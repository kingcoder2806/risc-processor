==> flow/design.v <==
module branch_predictor #(
    parameter N   = 128,   
    parameter IDX = 7      
)(
    input               clk,
    input               rst_n,
    input  [15:0]       pc_fetch,
    output              predict_taken,
    output reg [15:0]   predict_target,
    input               update_en,
    input  [15:0]       pc_resolve,
    input               taken,
    input  [15:0]       target
);
    reg [1:0]    bht [0:N-1];
    reg [15:0]   btb [0:N-1];
    wire [IDX-1:0] idx_fetch   = pc_fetch[IDX+1:2];
    wire [IDX-1:0] idx_resolve = pc_resolve[IDX+1:2];
    assign predict_taken = bht[idx_fetch][1];
    always @(*) begin
        predict_target = btb[idx_fetch];
    end
    integer i;
    always @(posedge clk or negedge rst_n) begin
        if (!rst_n) begin
            for (i = 0; i < N; i = i+1) begin
                bht[i] <= 2'b01;
                btb[i] <= 16'h0000;
            end
        end else if (update_en) begin
            if (taken && bht[idx_resolve] != 2'b11)
                bht[idx_resolve] <= bht[idx_resolve] + 1;
            else if (!taken && bht[idx_resolve] != 2'b00)
                bht[idx_resolve] <= bht[idx_resolve] - 1;
            if (taken)
                btb[idx_resolve] <= target;
        end
    end
endmodule
### Step by step through the tools: branch_predictor

What the tools print for branch_predictor, step after step.
Line numbers count from 1 in the design file above.
Cell names lack the library's common part.
Not given: --

* top: branch_predictor
* clock input: clk
* cell library: sky130hd
* corner: tt_025C_1v80

### Word level

Counts by Yosys on the flattened word-level netlist (proc, flatten, opt, wreduce). Print and check cells are left out. Cells with the same type and inputs are merged into one.

* add/sub/neg operators: 2
* eq/ne operators: 255
* multiplexer cells: 523
* reduce/logical cells: 263

Operators by type and width (number)
* 16-bit parallel mux with 128-bit select: 1
* 2-bit two-way mux: 520
* 7-bit == test with constant B: 128
* 3-bit AND reduction: 256
* 2-bit parallel mux with 128-bit select: 2
* 7-bit by 6-bit == test with 1-bit output with constant B: 64
* 7-bit by 5-bit == test with 1-bit output with constant B: 32
* 7-bit by 4-bit == test with 1-bit output with constant B: 16
* 7-bit by 3-bit == test with 1-bit output with constant B: 8
* 7-bit by 2-bit == test with 1-bit output with constant B: 4
* 7-bit by 1-bit == test with 1-bit output with constant B: 2
* 7-bit logical NOT: 2
* 2-bit nonzero test: 2
* 1-bit logical AND: 2
* 2-bit by 1-bit adder with 2-bit output with constant B: 1
* 2-bit by 1-bit subtractor with 2-bit output with constant B: 1
* 2-bit != test with constant B: 1
* 1-bit logical NOT: 1

* register bits: 2304
* output and inout bits: 17
* cells after elaboration: 1299

### Longest topological paths

Yosys ltp: most cells in a row. Word level: on the elaborated netlist, between registers, memories and ports. Mapped: between sequential cells and ports; inverters and the memories' decode and read muxes count.

* word-level depth: 16
* ABC_AREA: 0
* mapped depth: 19
* gate-level depth less buffers: 10

### Mapped cells and area

Yosys stat after the flow's synthesis: flattened, memories mapped to cells. It holds for the ABC_AREA given above (unset counts as 0); a run with the other value may have another netlist.
The area totals of this step are shown rounded.

Cells by type
* dfrtp_1: number 2176, total area 5.45E+04 µm²
* mux2_2: number 1946, total area 2.19E+04 µm²
* dfstp_2: number 128, total area 3.36E+03 µm²
* a22oi_1: number 423, total area 3.18E+03 µm²
* a221oi_1: number 355, total area 3.11E+03 µm²
* a22o_1: number 354, total area 3.1E+03 µm²
* clkbuf_1: number 639, total area 2398.55 µm²
* nand2_1: number 613, total area 2.3E+03 µm²
* nor2_1: number 406, total area 1.52E+03 µm²
* nand4_1: number 208, total area 1.3E+03 µm²
* a21oi_1: number 160, total area 800.768 µm²
* a31oi_1: number 99, total area 619.344 µm²
* nand3_1: number 87, total area 435.418 µm²
* o21ai_0: number 86, total area 430.413 µm²
* buf_2: number 59, total area 295.283 µm²
* o22ai_1: number 43, total area 269.008 µm²
* a211oi_1: number 35, total area 262.752 µm²
* nor4_1: number 40, total area 250.24 µm²

Other cell types: 65; their cells: 563.

* cell count: 8420
* chip area (Yosys): 104000 µm²
* area of sequential cells: 57800 µm²
* flip-flops: 2304
* buffer cells: 752

### Worst setup path after synthesis

OpenSTA on the mapped netlist: ideal clock, no wires. The path of least setup slack (recovery checks aside). Input and output delay are each 20% of the period. Register names are those of the netlist, which keeps one name where synthesis merged equal registers.

* kind: in2out
* start point: input pc_fetch[8]
* end point: output (name not given)
* period: 5.13 ns
* data arrival time: 3.337 ns
* setup slack: 0.767 ns
* delay of the path: 2.311 ns
* stages: 11
* buffers on the path: 3
* synthesis period reached: 4.363 ns

"delay of the path" is the arrival time less input delay plus setup time.
At an output port there is no setup time.
"stages": output pins that drive a net of the path, with the launching flip-flop's if there is one; two outputs of one cell count as two.
"synthesis period reached" is the clock period less the worst setup slack; recovery checks do not enter. This is arithmetic on one report: input and output delays are still those of the set period (20% each).
Between the ends stands the longest chain of elaborated cells between them, by number of cells; it is not shown to be the way that was timed. Of several equally long chains one is given.
Each line given opens the expression or statement behind the cell; cells for indexed reads and writes are added by Yosys, which also makes memories of some case tables.

* cells stage by stage: clkbuf_1 > or3_1 > clkbuf_1 > clkbuf_1 > nor2_1 > a22o_1 > a221oi_1 > nand3_1 > or4_1 > nor4_1 > a31oi_1
* length of the longest elaborated chain: 2
* elaborated cells between the ends (all ways): 129

RTL lines, path after synthesis
* from (decl): line 7 `input  [15:0]       pc_fetch,`
* 7-bit == test: line 21
* 16-bit parallel mux with 128-bit select: line 21
* to (decl): line 9

### Path in the finished layout

Path of least setup slack in the final report of run 1 (OpenROAD, finished layout, wires in). Where an end is a register, its clock arrival counts in the times.

* kind: in2out
* start point: input pc_fetch[8]
* end point: output (name not given)
* period: 3.81 ns
* data arrival time: 4.19 ns
* setup slack: -1.14 ns
* stages: 16
* buffers on the path: 9

Between the ends stands the longest chain of elaborated cells between them, by number of cells; it is not shown to be the way that was timed. Of several equally long chains one is given.

* cells stage by stage: buf_12 > buf_8 > nand3b_1 > buf_12 > buf_8 > nor2_4 > buf_12 > buf_12 > buf_6 > a22o_1 > a221oi_2 > nand4_1 > nor4_4 > buf_4 > a31oi_4 > buf_2
* length of the longest elaborated chain: 2
* elaborated cells between the ends (all ways): 129

RTL lines, path post-layout
* from (decl): line 7 `input  [15:0]       pc_fetch,`
* 7-bit == test: line 21
* 16-bit parallel mux with 128-bit select: line 21
* to (decl): line 9

Measured results for branch_predictor: 2 stored runs of the Yosys and OpenROAD flow on sky130hd. The settings differ; the order carries no meaning. The constraints put input and output delay at 20% of the set period each and load the outputs with 0.01 pF.
"clock period reached" is the run's clock period less its worst setup slack. It is reckoned from that one timing run; input and output delays stay at 20% of the period that was set.
"worst path time": the worst setup path's part of the clock period (all of it between registers, 20% less for each end at a port) less its slack. A launch clock that arrives late makes it longer, a capture clock that arrives late makes it shorter.
By "power consumption" is meant OpenSTA's value without simulated activity: inputs other than the clock are taken to toggle once in ten clock periods, and the tool carries that through the logic.
Results are given in rounded form.

### Run 1

Settings: `period_ns=3.81`, `CAP_MARGIN=20`, `CORE_MARGIN=2`, `CORE_UTILIZATION=40`, `SLEW_MARGIN=20`

- Area of the synthesized netlist: 104000 µm²
- Overall die area: 265000 µm²
- Area of the standard cells in the finished layout: 142000 µm²
- Post-layout utilization: 54.7 %
- Worst setup slack after layout: -1.14 ns
- Total negative slack: -20.7 ns
- Power consumption: 61700 µW
- Clock period reached: 4.949 ns
- Worst path time: 3.43 ns
- Type of the worst setup path: in2out

### Run 2

Settings: `period_ns=6.78`, `CORE_UTILIZATION=26`, `PLACE_DENSITY_LB_ADDON=0.09`, `TNS_END_PERCENT=100`, `CTS_CLUSTER_SIZE=19`, `MIN_ROUTING_LAYER=met1`, `CAP_MARGIN=20`, `CORE_MARGIN=2`, `SLEW_MARGIN=20`

- Area of the synthesized netlist: 104000 µm²
- Overall die area: 406000 µm²
- Area of the standard cells in the finished layout: 135000 µm²
- Post-layout utilization: 33.7 %
- Worst setup slack after layout: -0.096 ns
- Total negative slack: -0.214 ns
- Power consumption: 34400 µW
- Clock period reached: 6.876 ns
- Worst path time: 4.16 ns
- Type of the worst setup path: in2out
